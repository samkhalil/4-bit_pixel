==> flow/design.v <==
`timescale 1 ns / 1 ps
module RE_control ( clk, reset, init, exp_inc, exp_dec, NRE_1, NRE_2, ADC, Expose, Erase, ovf4, ovf5, EX_time);	   
input clk, reset, init, exp_inc, exp_dec;
output reg NRE_1, NRE_2, ADC, Expose, Erase;
output reg ovf4, ovf5; 	 
output reg [4:0] EX_time;		 
reg [4:0] counter;	 
reg [1:0] state, next_state;
parameter 	Idle = 2'b00,
			Exposure = 2'b01,
			Readout = 2'b10,
			Other = 2'b11;	  
parameter	S0 = 5'b00000,
			S1 = 5'b00001,
			S2 = 5'b00010,
			S3 = 5'b00011,
			S4 = 5'b00100,
			S5 = 5'b00101,
			S6 = 5'b00110,
			S7 = 5'b00111,
			S8 = 5'b01000,
			S9 = 5'b01001,
			S28 = 5'b11100,
			S30 = 5'b11110;
initial
	begin
		state <= Idle;
		counter <= 0;	
		EX_time <= S5;
	end
always @ (posedge clk or posedge reset)		 
	begin
		if (reset)	
			begin
				state <= Idle;
				counter <= 0;	
			end
		else
			begin
				case(state)	
					Idle: 			 
					begin
						if(!init)
							begin
								state <= Idle;
								next_state <= Exposure;
								Erase <= 1;
								Expose <= 0;
								NRE_1 <= 1;
								NRE_2 <= 1;
								ADC <= 0;
							end	
						else
							begin
								state <= next_state; 
							end
					end
					Exposure:		   
					begin
						if (!ovf5)
							begin
								state <= Exposure;
								next_state <= Readout;
								Erase <= 0;
								Expose <= 1;
								NRE_1 <= 1;
								NRE_2 <= 1;
								ADC <= 0; 
								counter <= counter + 1;
							end	 
						else
							begin
								state <= next_state;
								Expose <= 0;
								counter <= 0;
								ovf5 <= 0;
							end
					end
					Readout:	    
					begin
						if (!ovf4)
							begin
								if (counter < S3)
									begin	   
										NRE_1 <= 0;	 
										next_state <= Idle;
										if (counter == S1)  
											begin
												ADC <= 1; 
											end
										else 
											begin
												ADC <= 0;
											end	
										counter <= counter + 1;
									end	   
								else if (counter == S3)
									begin
										NRE_1 <= 1;
										NRE_2 <= 1;
										counter <= counter + 1;
									end	  
								else if ((counter > S3)&&(counter < S7))
									begin
										NRE_2 <= 0;
										if (counter == S5)
											begin
												ADC <= 1;
											end
										else
											begin
												ADC <= 0;
											end	
										counter <= counter + 1;
									end	
								else if (counter == S7)
									begin
										NRE_2 <= 1;
										counter <= counter + 1;
									end									
							end	 
						else
							begin
								state <= next_state;
								counter <= 0; 
								Erase <= 1;
								ovf4 <= 0;
							end
					end
					Other:	   
					begin	  
						state <= Idle;						
					end   	
				endcase		 
			end
	end			
always @ (posedge clk)
	begin  
		case(state)
			Idle:
			begin
				if(exp_inc == 1)		
					begin  	 
						if (EX_time > S28)
							begin  
								EX_time <= S30;
							end	
						else
							begin
								EX_time <= EX_time + 1;	   
							end
					end
				else if((exp_inc == 0) && (exp_dec == 1))	
					begin
						if (EX_time<S4)  
							begin
								EX_time <= S2;		  
							end
						else	   
							begin
								EX_time <= EX_time - 1;
							end
					end
				else 
					begin 
						EX_time <= EX_time;
					end	 
			end	
		endcase
		if (counter >= EX_time-2) 
			begin
				ovf5 <= 1;
			end	  
		else
			begin
				ovf5 <= 0;
			end
		if (counter >= S7)
			begin
				ovf4 <= 1;
			end
		else  
			begin
				ovf4 <= 0;	
			end
	end		
endmodule
==> Reports on RE_control <==
What the tools print for RE_control, step after step.
Lines are those of the file above, counted from 1.
Cell names lack the library's common part.
{ "design": {"design": "RE_control", "clock_port": "clk", "cell_library": "sky130hd", "pvt_corner": "tt_025C_1v80"} }

==> Word level <==
Counts by Yosys on the flattened word-level netlist (proc, flatten, opt, wreduce; memories kept). Register bits leave out memories and registers merged into their read ports (data or address). Print and check cells are left out. Cells with the same type and inputs are merged into one.
{ "word_totals": {"reg_bits": 19, "input_bits": 5, "out_inout_bits": 12} }
{ "classes": {"n_addsub": 3, "compare": 5, "equal": 15, "muxes": 32, "n_logic": 3, "reduce_logical": 17} }
{ "op_table": {"columns": ["cell", "n"], "rows": [
  ["two-way mux 5 bit", 8],
  ["two-way mux 1 bit", 13],
  ["AND reduction 4 bit", 3],
  ["case mux 2 bit (select 3 bit)", 2],
  ["adder 5 x 1 -> 5 bit (second input constant)", 2],
  ["less-than comparator 5 x 3 -> 1 bit (second input constant)", 2],
  ["equality test 5 x 3 -> 1 bit (second input constant)", 2],
  ["AND reduction 5 bit", 2],
  ["case mux 5 bit (select 2 bit)", 1],
  ["inequality test 3 bit (second input constant)", 3],
  ["case mux 1 bit (select 3 bit)", 3],
  ["inequality test 2 bit (second input constant)", 3],
  ["AND reduction 2 bit", 3],
  ["nonzero test 2 bit", 3],
  ["two-way mux 2 bit", 3],
  ["subtractor 5 x 1 -> 5 bit (second input constant)", 1],
  ["equality test 5 x 1 -> 1 bit (second input constant)", 1],
  ["> comparator 5 x 2 -> 1 bit (second input constant)", 1],
  ["less-than comparator 5 x 2 -> 1 bit (second input constant)", 1],
  ["equality test 5 x 2 -> 1 bit (second input constant)", 1],
  ["> comparator 5 bit (second input constant)", 1],
  ["inequality test 5 bit (second input constant)", 1],
  ["equality test 2 bit (second input constant)", 2],
  ["inequality test 4 bit (second input constant)", 1],
  ["nonzero test 4 bit", 1],
  ["case mux 1 bit (select 2 bit)", 2],
  ["NOT 1 bit", 3],
  ["AND reduction 3 bit", 1]
]} }
Other operator kinds: 4; their cells: 5.

==> Longest topological paths <==
Yosys ltp: most cells in a row. Word level: on the elaborated netlist, between registers, memories and ports. Mapped: between sequential cells and ports; inverters and the memories' decode and read muxes count.
{ "depth": {"word_depth": 6, "ABC_AREA": 0, "ltp_mapped": 6, "depth_no_buf": 5} }

==> After synthesis <==
The flow's flattened synthesis, as Yosys stat reports it; memories are mapped. The netlist is that of the ABC_AREA named above (0 if unset); the other value can give another one.
The area totals of this step are shown rounded.
{ "synth_totals": {"cells": 121, "mapped_area_um2": 1250, "seqArea_um2": 536, "flip_flops": 19, "n_buf": 6} }
{ "types": {"columns": ["type", "n", "type_area_um2"], "rows": [
  ["edfxtp_1", 12, 360.346],
  ["dfrtp_1", 7, 175.168],
  ["ha_1", 11, 137.632],
  ["a21oi_1", 11, 55.053],
  ["inv_1", 11, 41.29],
  ["nor2_1", 7, 26.275],
  ["xnor2_1", 3, 26.275],
  ["o21ai_0", 5, 25.024],
  ["buf_4", 3, 22.522],
  ["nand2_1", 6, 22.522],
  ["nand2b_1", 3, 18.768],
  ["nor2b_1", 3, 18.768],
  ["nor3b_4", 1, 18.768],
  ["or2_2", 3, 18.768],
  ["and2b_2", 2, 17.517],
  ["o32ai_2", 1, 16.266],
  ["a211oi_1", 2, 15.014],
  ["a21o_1", 2, 15.014]
]} }
Not listed: further types 22, cells in them 28.

==> Path before layout <==
OpenSTA on the mapped netlist: ideal clock, no wires. The path of least setup slack (recovery checks aside). Input and output delay are each 20% of the period. Register names are those of the netlist, which keeps one name where synthesis merged equal registers.
{ "synth_path": {"path_type": "register -> register", "startpoint": "reg state[0]", "endpoint": "reg counter[1]", "clock_period_ps": 1850, "setup_ps": 79, "launch_ps": 0, "t_arrival_ps": 1390, "required_ps": 1771, "path_slack_ps": 380, "delay_ps": 1469, "path_stages": 7, "path_buffers": 1, "synth_period_reached_ps": 1470} }
"delay_ps" is the arrival time less input delay plus setup time.
"path_stages": output pins that drive a net of the path, with the launching flip-flop's if there is one; two outputs of one cell count as two.
"synth_period_reached_ps" is the clock period less the worst setup slack; recovery checks do not enter. This is arithmetic on one report: input and output delays are still those of the set period (20% each).
Between the ends stands the longest chain of elaborated cells between them, by number of cells; it is not shown to be the way that was timed. Of several equally long chains one is given.
A line is the first line of the expression or statement that the cell stems from. Yosys adds cells for indexed reads and writes and turns some case tables into memories.
At most two assigning lines are given for a register; there are more.
{ "synth_between": {"path_cell_list": "dfrtp_1 -> inv_1 -> ha_1 -> buf_2 -> inv_1 -> o32ai_2 -> mux2i_1", "elab_chain_cells": 3, "cells_between": 6, "cone_classes": "3 x eq/ne; 1 x mux; 2 x reduce/logical"} }
{ "synth_lines": {"columns": ["item", "line_no", "source"], "rows": [
  ["start, declared", 8, "reg [1:0] state, next_state;"],
  ["start, assigned", 35, "state <= Idle;"],
  ["start, assigned", 45, "state <= Idle;"],
  ["equality test 2 bit", 40, "case(state)"],
  ["nonzero test 2 bit", null, null],
  ["AND reduction 2 bit", null, null],
  ["end, assigned", 69, "counter <= counter + 1;"],
  ["end, assigned", 95, "counter <= counter + 1;"],
  ["end, declared", 7, "reg [4:0] counter;"]
]} }

==> Timing after layout <==
Path of least setup slack in the final report of job 1 (OpenROAD, finished layout, wires in). Where an end is a register, its clock arrival counts in the times.
The report prints the path's times to 10 ps; the period is as set.
{ "layout_path": {"path_type": "register -> output", "startpoint": "reg EX_time[3]", "endpoint": "out EX_time[3]", "clock_period_ps": 1840, "output_delay_ps": 370, "launch_ps": 310, "t_arrival_ps": 1370, "required_ps": 1470, "path_slack_ps": 100, "path_stages": 2, "path_buffers": 1} }
At most two assigning lines are given for a register; there are more.
{ "layout_between": {"path_cell_list": "edfxtp_1 -> clkdlybuf4s50_1", "elab_chain_cells": 0, "cells_between": 0} }
{ "layout_lines": {"columns": ["item", "line_no", "source"], "rows": [
  ["start, declared", 6, "output reg [4:0] EX_time;"],
  ["start, assigned", 150, "EX_time <= EX_time + 1;"],
  ["start, assigned", 161, "EX_time <= EX_time - 1;"],
  ["end, declared", 6, null]
]} }

FLOW RESULTS
============

Measured results for RE_control: 2 stored runs of the Yosys and OpenROAD flow on sky130hd. The settings differ; the order carries no meaning. The constraints put input and output delay at 20% of the set period each and load the outputs with 0.01 pF.
By "period_reached_ps" is meant the clock period of the run minus its worst setup slack. This is arithmetic on one report: input and output delays are still those of the set period (20% each).
"total_power_uw" is the tool's figure for a default switching activity; nothing was simulated.
The measured numbers are rounded.

Job 1
==> flow/run.sh <==
#!/bin/bash
# the make line also repeats the synthesis and layout settings of config.mk as NAME=value (left out here)
make -C /OpenROAD-flow-scripts/flow DESIGN_CONFIG=/design/flow/config.mk WORK_HOME=/design/flow/orfs CLKGATE_MAP_FILE= finish
==> flow/config.mk <==
export PLATFORM = sky130hd
export DESIGN_NAME = RE_control
export DESIGN_NICKNAME = RE_control
export VERILOG_FILES = /design/flow/design.v
export SDC_FILE = /design/flow/constraint.sdc
export NUM_CORES = 4
export LEC_CHECK = 0
export CAP_MARGIN = 20
export CORE_MARGIN = 2
export CORE_UTILIZATION = 35
export SLEW_MARGIN = 20
==> flow/constraint.sdc <==
create_clock -name core_clock -period 1.84 [get_ports {clk}]
set_input_delay 0.3680 -clock core_clock [delete_from_list [all_inputs] [get_ports {clk}]]
set_output_delay 0.3680 -clock core_clock [all_outputs]
set_load 0.01 [all_outputs]

==> results of job 1, as JSON <==
{
  "yosys.chip_area_um2": 1250,
  "die_area_um2": 4080,
  "final_cell_area_um2": 1470,
  "utilization_pct": 43.4,
  "final_setup_ws_ps": 105,
  "fin_tns_ps": 0,
  "total_power_uw": 1930,
  "period_reached_ps": 1735
}

Job 2
==> flow/run.sh <==
#!/bin/bash
# the make line also repeats the synthesis and layout settings of config.mk as NAME=value (left out here)
make -C /OpenROAD-flow-scripts/flow DESIGN_CONFIG=/design/flow/config.mk WORK_HOME=/design/flow/orfs CLKGATE_MAP_FILE= finish
==> flow/config.mk <==
export PLATFORM = sky130hd
export DESIGN_NAME = RE_control
export DESIGN_NICKNAME = RE_control
export VERILOG_FILES = /design/flow/design.v
export SDC_FILE = /design/flow/constraint.sdc
export NUM_CORES = 4
export LEC_CHECK = 0
export CAP_MARGIN = 20
export CELL_PAD_IN_SITES_DETAIL_PLACEMENT = 1
export CORE_ASPECT_RATIO = 1.64
export CORE_MARGIN = 4
export CORE_UTILIZATION = 25
export CTS_CLUSTER_DIAMETER = 96
export MIN_ROUTING_LAYER = met2
export PLACE_DENSITY_LB_ADDON = 0.15
export SETUP_SLACK_MARGIN = -0.22
export SLEW_MARGIN = 20
==> flow/constraint.sdc <==
create_clock -name core_clock -period 2.69 [get_ports {clk}]
set_input_delay 0.5380 -clock core_clock [delete_from_list [all_inputs] [get_ports {clk}]]
set_output_delay 0.5380 -clock core_clock [all_outputs]
set_load 0.01 [all_outputs]

==> results of job 2, as JSON <==
{
  "yosys.chip_area_um2": 1250,
  "die_area_um2": 6250,
  "final_cell_area_um2": 1450,
  "utilization_pct": 30.5,
  "final_setup_ws_ps": 691,
  "fin_tns_ps": 0,
  "total_power_uw": 1380,
  "period_reached_ps": 1999
}
